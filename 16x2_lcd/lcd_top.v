==> flow/design.v <==
`timescale 1ns / 1ps
module lcd_interface(
	input clk,
	input cmd_button,      
	input data_button,     
	input rst,
	input normal,          
	input rx_data,	
	output [7:0] D,
	output RS,
	output RW,
	output E,
	output cmd_led,
	output data_led
    );
parameter init = 4'b0000;
parameter cmd_st = 4'b0001;
parameter data_st = 4'b0010;
parameter stop = 4'b0011;
wire done1;			 
reg RS_out =1'b0;
reg RW_out =1'b0;
reg E_out =1'b0;
reg [7:0] data = 8'h00;
reg [3:0] state = init;
wire [7:0] rx_parallel;		 
wire rx_ready;			 
reg [7:0] rx_buffer;
wire cmd_but;
wire data_but;
wire norm_but;
reg d_led = 1'b0;
reg c_led =1'b0;
reg c_but = 1'b0;
reg d_but = 1'b0;
count c (.clk(clk) ,.done(done1));		 
 uart_top  rx_UART ( .clk(clk),			 
		.rst(rst),			 
		.rx_data(rx_data),		 
		.tx_enable(),			 
		.tx_parallel(),			 
		.rx_parallel(rx_parallel),	 
		.rx_ready(rx_ready),		 
		.tx_ready(),			 
		.tx_data()			 
		);
debounce norm_de (.clk(clk),.signal(normal),.db(norm_but));		 
debounce cmd_de (.clk(clk),.signal(cmd_button),.db(cmd_but));		 
debounce data_de (.clk(clk),.signal(data_button),.db(data_but));	 
always @ (posedge clk, posedge rst)
begin
if (rst)
	begin
	rx_buffer <= 8'h00;
	c_led <= 1'b0;
	d_led <= 1'b0;
	c_but <= 1'b0;
   d_but <= 1'b0;
	end
else 
	begin
	rx_buffer <= rx_parallel;
	if(cmd_but == 1'b1)
		begin
			c_led <= 1'b1;
			c_but <= 1'b1;
			d_but <= 1'b0;
			d_led <= 1'b0;
		end
	else if (data_but == 1'b1)
		begin
			c_led <= 1'b0;
			d_led <= 1'b1;
			c_but <= 1'b0;
			d_but <= 1'b1;
		end
	else if (norm_but == 1'b1)
		begin
			c_led <= 1'b0;
			d_led <= 1'b0;
			c_but <= 1'b0;
			d_but <= 1'b0;
		end
	end
end
always  @ (posedge done1, posedge rst)
begin
	if (rst)
	begin
	RS_out <= 1'b0;
	RW_out <= 1'b0;
	state <= init;
	E_out <= 1'b0;
	end
	else
	begin
	case (state)
	init : begin
		E_out <= 1'b0;
		if (c_but == 1'b1)
			state <= cmd_st;
		else if (d_but == 1'b1 )
			state <= data_st;
		end
	cmd_st : begin
		if (rx_ready == 1'b1)
		begin
			E_out <= 1'b1;
			RS_out <= 1'b0;
			data <= rx_buffer;
			state <= stop;
		end
		end
	data_st : begin
		if (rx_ready == 1'b1)
		 begin
			E_out <= 1'b1;
			RS_out <= 1'b1;
			data <= rx_buffer;
			state <= stop;
		 end
		 end
	stop :   begin
		if (norm_but)
			state <= init;
		else state <= stop;
		end
	default : E_out <= 1'b0;
	endcase
	end
end
assign RS = RS_out;
assign RW = RW_out;
assign E =  E_out ;
assign D = data;
assign cmd_led = c_led;
assign data_led = d_led;
endmodule
module count (input clk,		 
			output reg done);
reg [31:0] counter = 32'd0; 		
initial begin
done <= 1'b0;
end
always @ (posedge clk) 
begin
	if (counter == 1000)			
		begin
		done <= ~done;
		counter <= 32'b0;
		end
	else counter <= counter + 1'b1;
end	
endmodule
module debounce (input clk,		 
				input signal,
				output reg db = 1'b0);   
reg sig_0 =1'b0;
reg sig_1 = 1'b0;
reg [15:0] count = 16'b0;
always @ (posedge clk) sig_0 <= signal;
always @ (posedge clk) sig_1 <= sig_0;
always @ (posedge clk)
begin
	if(db == sig_1)
	begin
		count <= 16'b0;
	end
	else
	begin
	count<= count+1'b1;
	 if (count == 16'hffff) db <= ~db;
	end
end	
endmodule
### Tool chain data of debounce

What the tools print for debounce, step after step.
Lines are those of the file above, counted from 1.
Operators carry their Yosys type and port widths (W data, S select, Z words).
Cell names lack the library's common part.
The mark - stands for no value.

* top module: debounce
* clock port: clk
* standard-cell library: sky130hd
* timing corner: tt_025C_1v80

### Elaborated design

Counts by Yosys on the flattened word-level netlist (proc, flatten, opt, wreduce; memories kept). Register bits leave out memories and registers merged into their read ports (data or address); mux counts leave out enables and synchronous resets folded into registers. Print and check cells are left out. Cells with the same type and inputs are merged into one.

* equality and inequality tests: 2
* bitwise gates (word level): 2
* add/subtract/negate cells: 1
* reduce/logical cells: 1

Operators with widths (number)
* $add A16 B1 Y16 const B: 1
* $eq A16 B16 Y1 const B: 1
* $not A1 Y1: 2
* $reduce_and A2 Y1: 1
* $eq A1 B1 Y1: 1

* elaborated cells: 10
* output and inout port bits: 1
* flip-flop bits (word level): 19
* input port bits: 2

### Longest topological paths

Longest topological path by Yosys (ltp), each cell counted once; first at word level (registers and memories cut), then after technology mapping (sequential cells cut; the memories' decode and read muxes count).

* depth after elaboration: 3
* ABC_AREA: 0
* mapped depth: 5
* mapped depth without buffers: 5

### Mapped cells and area

Yosys stat after the flow's synthesis: flattened, memories mapped to cells. It holds for the ABC_AREA given above (unset counts as 0); a run with the other value may have another netlist.
Totals and module areas in this step are rounded.

* cells in the netlist: 84
* buffers: 1
* area of sequential cells: 390 sq um
* flip-flops: 19
* cell area after synthesis: 800 sq um

Cell types
* dfxtp_1: number 18, area in all 360.346 sq um
* xnor2_1: number 10, area in all 87.584 sq um
* nor2_1: number 13, area in all 48.797 sq um
* edfxtp_1: number 1, area in all 30.029 sq um
* nand4_2: number 2, area in all 25.024 sq um
* nor3_1: number 5, area in all 25.024 sq um
* nor4_4: number 1, area in all 21.27 sq um
* nand3_1: number 4, area in all 20.019 sq um
* inv_1: number 5, area in all 18.768 sq um
* nor4_1: number 3, area in all 18.768 sq um
* xor2_1: number 2, area in all 17.517 sq um
* nand2_1: number 4, area in all 15.014 sq um
* ha_1: number 1, area in all 12.512 sq um
* nand4_1: number 2, area in all 12.512 sq um
* or3_4: number 1, area in all 11.261 sq um
* a21oi_1: number 2, area in all 10.01 sq um
* mux2i_1: number 1, area in all 10.01 sq um
* nand3_2: number 1, area in all 10.01 sq um

Not listed: further types 7, cells in them 8.

### Path before layout

OpenSTA on the mapped netlist: ideal clock, no wires. The path of least setup slack (recovery checks aside). Input and output delay are each 20% of the period. Register names are those of the netlist, which keeps one name where synthesis merged equal registers.

* kind: reg-to-reg
* start: register count[8]
* end: register db
* path delay: 1476 ps
* arrival: 1150 ps
* clock period: 3030 ps
* stages on the path: 4
* path buffers: 0
* setup time: 326 ps
* time at the first pin: 0 ps
* data required time: 2704 ps
* path slack: 1554 ps
* synthesis period reached: 1476 ps

"path delay" is the arrival time less input delay plus setup time.
"stages on the path" counts driving pins, that of a launching flip-flop among them; a cell with two outputs on the path counts twice.
"synthesis period reached" is the clock period less the worst setup slack; recovery checks do not enter. This is arithmetic on one report: input and output delays are still those of the set period (20% each).
Between the ends stands the longest chain of elaborated cells between them, by number of cells; it is not shown to be the way that was timed. Of several equally long chains one is given.
A line is the first line of the expression or statement that the cell stems from. Yosys adds cells for indexed reads and writes and turns some case tables into memories.

* cell sequence: dfxtp_1 > nand4_2 > or3_4 > nor4_1
* cells in the longest elaborated chain: 2
* elaborated cells between the ends (all ways): 2
* RTL lines with such cells: 1
* those cells by class: eq/ne: 1; reduce/logical: 1

Ends and longest elaborated chain, after synthesis
* start, declared: RTL line 160 `reg [15:0] count = 16'b0;`
* start, assigned: RTL line 167 `count <= 16'b0;`
* start, assigned: RTL line 171 `count<= count+1'b1;`
* $eq A16 B16 Y1: RTL line 172 `if (count == 16'hffff) db <= ~db;`
* $reduce_and A2 Y1
* end, assigned: RTL line 172
* end, declared: RTL line 157 `output reg db = 1'b0);`

### Timing after layout

Path of least setup slack in the final report of stored run 1 (OpenROAD, finished layout, wires in). Where an end is a register, its clock arrival counts in the times.
The report prints the path's times to 10 ps; the period is as set.

* kind: reg-to-reg
* start: register count[10]
* end: register count[15]
* path buffers: 0
* data required time: 1520 ps
* path slack: -60 ps
* setup time: 70 ps
* stages on the path: 5
* time at the first pin: 290 ps
* arrival: 1580 ps
* clock period: 1300 ps

Between the ends stands the longest chain of elaborated cells between them, by number of cells; it is not shown to be the way that was timed. Of several equally long chains one is given.

* cell sequence: dfxtp_2 > nand4_4 > or3_4 > nor4_4 > mux2i_1
* cells in the longest elaborated chain: 1
* elaborated cells between the ends (all ways): 1
* RTL lines with such cells: 1
* those cells by class: add/sub: 1

Ends and longest elaborated chain, after layout
* start, declared: RTL line 160 `reg [15:0] count = 16'b0;`
* start, assigned: RTL line 167 `count <= 16'b0;`
* start, assigned: RTL line 171 `count<= count+1'b1;`
* $add A16 B1 Y16: RTL line 171
* end, assigned: RTL line 167
* end, assigned: RTL line 171
* end, declared: RTL line 160

==> results <==
Measured data: module debounce, platform sky130hd, 2 stored runs of the flow under differing settings, order arbitrary. Input and output delays are each 20% of the period that was set; the output load is 0.01 pF.
"clock period achieved" means the clock period less the worst setup slack. The figure is calculated, with input and output delays left at 20% of the set period.
"total design power" rests on the timing tool's default activity at the inputs, not on a simulated workload.
The results are shown rounded.

### Stored run 1

==> flow/run.sh <==
#!/bin/bash
# the make line also repeats the synthesis and layout settings of config.mk as NAME=value (left out here)
make -C /OpenROAD-flow-scripts/flow DESIGN_CONFIG=/design/flow/config.mk WORK_HOME=/design/flow/orfs CLKGATE_MAP_FILE= finish
==> flow/config.mk <==
export PLATFORM = sky130hd
export DESIGN_NAME = debounce
export DESIGN_NICKNAME = debounce
export VERILOG_FILES = /design/flow/design.v
export SDC_FILE = /design/flow/constraint.sdc
export NUM_CORES = 4
export LEC_CHECK = 0
export CAP_MARGIN = 20
export CELL_PAD_IN_SITES_GLOBAL_PLACEMENT = 1
export CORE_MARGIN = 5
export CORE_UTILIZATION = 55
export MIN_ROUTING_LAYER = met1
export PLACE_DENSITY_LB_ADDON = 0.25
export SLEW_MARGIN = 35
==> flow/constraint.sdc <==
create_clock -name core_clock -period 1.3 [get_ports {clk}]
set_input_delay 0.2600 -clock core_clock [delete_from_list [all_inputs] [get_ports {clk}]]
set_output_delay 0.2600 -clock core_clock [all_outputs]
set_load 0.01 [all_outputs]

Results of stored run 1:
- Area of the synthesized netlist: 800 sq um
- Die size: 2,300 sq um
- Std-cell area (final layout): 1,200 sq um
- Smallest setup slack: -61 ps
- Setup total negative slack: -110 ps
- Final worst hold slack: 350 ps
- Total design power: 960 µW
- Clock period achieved: 1,361 ps

### Stored run 2

==> flow/run.sh <==
#!/bin/bash
# the make line also repeats the synthesis and layout settings of config.mk as NAME=value (left out here)
make -C /OpenROAD-flow-scripts/flow DESIGN_CONFIG=/design/flow/config.mk WORK_HOME=/design/flow/orfs CLKGATE_MAP_FILE= finish
==> flow/config.mk <==
export PLATFORM = sky130hd
export DESIGN_NAME = debounce
export DESIGN_NICKNAME = debounce
export VERILOG_FILES = /design/flow/design.v
export SDC_FILE = /design/flow/constraint.sdc
export NUM_CORES = 4
export LEC_CHECK = 0
export CAP_MARGIN = 20
export CELL_PAD_IN_SITES_DETAIL_PLACEMENT = 2
export CORE_MARGIN = 2
export CORE_UTILIZATION = 22
export CTS_CLUSTER_DIAMETER = 151
export GPL_TIMING_DRIVEN = 0
export MAX_ROUTING_LAYER = met4
export SETUP_SLACK_MARGIN = 0.08
export SLEW_MARGIN = 20
export TNS_END_PERCENT = 10
==> flow/constraint.sdc <==
create_clock -name core_clock -period 1.99 [get_ports {clk}]
set_input_delay 0.3980 -clock core_clock [delete_from_list [all_inputs] [get_ports {clk}]]
set_output_delay 0.3980 -clock core_clock [all_outputs]
set_load 0.01 [all_outputs]

Results of stored run 2:
- Area of the synthesized netlist: 800 sq um
- Die size: 4,100 sq um
- Std-cell area (final layout): 920 sq um
- Smallest setup slack: 290 ps
- Setup total negative slack: 0 ps
- Final worst hold slack: 340 ps
- Total design power: 620 µW
- Clock period achieved: 1,703 ps
